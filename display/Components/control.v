==> flow/design.v <==
module address #(parameter WIDTH=4, RST_ADDR_END=5)(input i_clk, i_rst_n, i_en,
		input [WIDTH-1:0] i_addr_begin, i_addr_end,
		output [WIDTH-1:0] o_addr,
		output o_overflow);
wire [WIDTH-1:0] addr_begin, addr_end;
wire [WIDTH-1:0] adder;
wire [WIDTH-1:0] counter;
wire [WIDTH-1:0] mux;
wire new_addr;
register #(WIDTH) m_reg_addr_begin(.i_clk(i_clk),
		.i_rst_n(i_rst_n),
		.i_en(o_overflow & i_en),
		.i_D(i_addr_begin),
		.o_Q(addr_begin));
register #(.WIDTH(WIDTH), .RST_DATA(RST_ADDR_END)) m_reg_addr_end(.i_clk(i_clk),
		.i_rst_n(i_rst_n),
		.i_en(o_overflow & i_en),
		.i_D(i_addr_end),
		.o_Q(addr_end));
assign adder = mux + 1'b1;
register #(WIDTH) m_reg_counter(.i_clk(i_clk),
		.i_rst_n(i_rst_n),
		.i_en(i_en),
		.i_D(adder),
		.o_Q(counter));
mux2in1 #(WIDTH) m_mux2in1(.i_s0(new_addr),
		.i_data0(counter),
		.i_data1(addr_begin),
		.o_out(mux));
assign overflow = mux == addr_end;
register #(1) m_reg_mux_s0(.i_clk(i_clk),
		.i_rst_n(i_rst_n),
		.i_en(i_en),
		.i_D(overflow),
		.o_Q(new_addr));
assign o_overflow = overflow;
register #(WIDTH) m_reg_o_addr(.i_clk(i_clk),
		.i_rst_n(i_rst_n),
		.i_en(i_en),
		.i_D(mux),
		.o_Q(o_addr));
endmodule
module control #(parameter CLOCK=2614, WIDTH_MEM=4) (input i_clk, i_rst_n,
		input [10:0] i_command,
		input [WIDTH_MEM-1:0] i_addr_begin,
		input [WIDTH_MEM-1:0] i_addr_end,
		output [WIDTH_MEM-1:0] o_addr,
		output o_enable,
		output o_overflow,
		output o_E);
localparam CLEAR_DISPLAY = 11'b00000000001;
localparam RETURN_HOME = 11'b00000000010;
localparam integer WAIT_TACT = CLOCK * 0.00153;
localparam WIDTH_COUNT = $clog2(WAIT_TACT);
reg [WIDTH_COUNT-1:0] counter;
reg [WIDTH_COUNT-1:0] set_counter = WAIT_TACT;
wire [10:0] command;
wire equal;
wire enable, en_E, en_E2;
assign o_enable = enable;
register #(.WIDTH(11)) m_reg_command(.i_clk(i_clk),
		.i_rst_n(i_rst_n),
		.i_en(enable),
		.i_D(i_command),
		.o_Q(command));
assign en_counter = command == (CLEAR_DISPLAY || RETURN_HOME);
always @(posedge i_clk, negedge i_rst_n)
begin
	if (!i_rst_n)
		counter <= 0;
	else
	begin
		if (en_counter)
			counter <= counter + 1'b1;
	end
end
assign equal = counter == set_counter;
mux2in1 #(1) m_mux2in1 (.i_s0(en_counter),
		.i_data0(1'b1),
		.i_data1(equal),
		.o_out(enable));
address #(.WIDTH(WIDTH_MEM), .RST_ADDR_END(5)) m_address(.i_clk(i_clk),
		.i_rst_n(i_rst_n),
		.i_en(enable),
		.i_addr_begin(i_addr_begin),
		.i_addr_end(i_addr_end),
		.o_overflow(o_overflow),
		.o_addr(o_addr));
register_n #(1) m_reger_n(.i_clk(i_clk),
		.i_rst_n(i_rst_n),
		.i_D(enable),
		.o_Q(en_E));
register_n #(1) m_reger2_n(.i_clk(i_clk),
		.i_rst_n(i_rst_n),
		.i_D(en_E),
		.o_Q(en_E2));
assign o_E = en_E2 & i_clk;
endmodule
module mux2in1 #(parameter WIDTH=8)(input i_s0,
		input [WIDTH-1:0] i_data0, i_data1,
		output reg [WIDTH-1:0] o_out);
always @(*)
begin
	case (i_s0)
		1'b0: o_out = i_data0;
		1'b1: o_out = i_data1;
	endcase
end
endmodule
module register #(parameter WIDTH=8, RST_DATA=0) (input i_clk, i_rst_n, i_en,
		input [WIDTH-1:0] i_D,
		output reg [WIDTH-1:0] o_Q);
always @(posedge i_clk, negedge i_rst_n)
begin
	if (!i_rst_n)
		o_Q <= RST_DATA;
	else begin
		if (i_en)
			o_Q <= i_D;
	end
end
endmodule
module register_n #(parameter WIDTH=8)(input i_clk, i_rst_n,  
		input [WIDTH-1:0] i_D,
		output reg [WIDTH-1:0] o_Q);
always @(negedge i_clk, negedge i_rst_n)
begin
	if (!i_rst_n)
		o_Q <= 0;
	else begin
		if (!i_clk)
			o_Q <= i_D;
	end
end
endmodule
[Tool chain data of control]
What the tools print for control, step after step.
Lines are those of the file above, counted from 1.
Library cell names are shortened.
The mark n/a stands for no value.
Design
  top module: control
  clock port: i_clk
  standard-cell library: sky130hd
  corner: tt_025C_1v80

[After elaboration]
Counts by Yosys on the flattened word-level netlist (proc, flatten, opt, wreduce; memories kept). Register bits leave out memories and registers merged into their read ports (data or address). Print and check cells are left out. Cells with the same type and inputs are merged into one.
Word-level totals
  flip-flop bits (word level): 32
  elaborated cells: 20
Operators by class
  add/sub/neg operators: 2
  equal/unequal tests: 2
  mux-type cells: 2
  bitwise operators: 4
  reduce/logical cells: 1
Operators by type and width (count)
  11-bit by 1-bit == test with 1-bit output with constant B: 1
  4-bit parallel mux with 2-bit select: 1
  4-bit by 1-bit adder with 4-bit output with constant B: 1
  4-bit == test: 1
  1-bit bitwise AND: 2
  1-bit inverter: 2
  2-bit by 1-bit adder with 2-bit output with constant B: 1
  2-bit logical NOT: 1
  1-bit parallel mux with 2-bit select: 1

[Logic depth]
Yosys ltp: most cells in a row. Word level: on the elaborated netlist, between registers, memories and ports. Mapped: between sequential cells and ports; inverters and the memories' decode and read muxes count.
Depth
  depth in word-level cells: 4
  ABC_AREA: 0
  mapped depth: 8

[Synthesis result]
Source: synth_stat.txt of the flow (Yosys; design flattened, memories mapped). It holds for the ABC_AREA given above (unset counts as 0); a run with the other value may have another netlist.
Cell types
  dfrtp_1: count 28, area in all 700.672 um^2
  mux2_2: count 9, area in all 101.347 um^2
  and2_1: count 11, area in all 68.816 um^2
  dfstp_2: count 2, area in all 52.55 um^2
  dfrtn_1: count 2, area in all 50.048 um^2
  nor2_1: count 13, area in all 48.797 um^2
  nand2_1: count 9, area in all 33.782 um^2
  a21oi_1: count 6, area in all 30.029 um^2
  mux2_4: count 2, area in all 30.029 um^2
  xnor2_1: count 3, area in all 26.275 um^2
  ha_1: count 2, area in all 25.024 um^2
  nor4_4: count 1, area in all 21.27 um^2
  mux2i_1: count 2, area in all 20.019 um^2
  o21ai_0: count 4, area in all 20.019 um^2
  xor2_1: count 2, area in all 17.517 um^2
  nor4_1: count 2, area in all 12.512 um^2
  buf_6: count 1, area in all 11.261 um^2
  clkbuf_1: count 3, area in all 11.261 um^2
Not listed: further types 8, cells in them 11.
Synthesis totals
  cells in the netlist: 113
  mapped area: 1350.0 um^2
  sequential part of the area: 803.3 um^2
  flip-flop cells: 32
The figures by module come from a second, unflattened synthesis with its own total; it is not the netlist above.
Unflattened totals
  cell total of the unflattened synthesis: 89
  area total of the unflattened synthesis: 1432.6 um^2
Each row is one instance without its submodules.
Modules
  register (WIDTH=11): times used 1, cells 23, area 447.9 um^2, sequential area 275.3 um^2
  register (WIDTH=4): times used 3, cells 8, area 145.1 um^2, sequential area 100.1 um^2
  control: times used 1, cells 14, area 158.9 um^2, sequential area 50.0 um^2
  register: times used 1, cells 8, area 147.6 um^2, sequential area 102.6 um^2
  address: times used 1, cells 11, area 92.6 um^2, sequential area 0.0 um^2
  register_n (WIDTH=1): times used 2, cells 1, area 25.0 um^2, sequential area 25.0 um^2
  mux2in1 (WIDTH=4): times used 1, cells 4, area 45.0 um^2, sequential area 0.0 um^2
  register (WIDTH=1): times used 1, cells 2, area 40.0 um^2, sequential area 25.0 um^2
  mux2in1 (WIDTH=1): times used 1, cells 1, area 15.0 um^2, sequential area 0.0 um^2

Ticket comment

Flow measurements of control on sky130hd: 2 stored runs with different settings, listed in no order. Input and output delays are each 20% of the period that was set; the output load is 0.01 pF.
"finish__power__total": no workload was simulated; the value follows from the tool's default switching activity.

settings of run A
{
  "period_ns": 4.73,
  "CORE_UTILIZATION": 32,
  "SETUP_SLACK_MARGIN": 0.95,
  "PLACE_DENSITY_LB_ADDON": 0.08,
  "CORE_MARGIN": 7,
  "CELL_PAD_IN_SITES_DETAIL_PLACEMENT": 1,
  "TNS_END_PERCENT": 30,
  "ABC_AREA": 0,
  "CAP_MARGIN": 0,
  "SLEW_MARGIN": 0,
  "MIN_ROUTING_LAYER": "met2"
}
report of run A
yosys chip area after synthesis (um^2): 1350.0
finish__design__die__area: 6233.1
finish__design__instance__area__stdcell: 1823.0
finish__design__instance__utilization: 0.4525
finish__timing__setup__ws: 0.408
finish__timing__setup__tns: 0.000
finish__timing__hold__ws: 0.309
finish__power__total: 1.065e-03

settings of run B
{
  "period_ns": 3.83,
  "CORE_UTILIZATION": 52,
  "CAP_MARGIN": 20,
  "CORE_MARGIN": 2,
  "SLEW_MARGIN": 20
}
report of run B
yosys chip area after synthesis (um^2): 1350.0
finish__design__die__area: 3020.1
finish__design__instance__area__stdcell: 1732.9
finish__design__instance__utilization: 0.6995
finish__timing__setup__ws: 0.088
finish__timing__setup__tns: 0.000
finish__timing__hold__ws: 0.304
finish__power__total: 1.184e-03
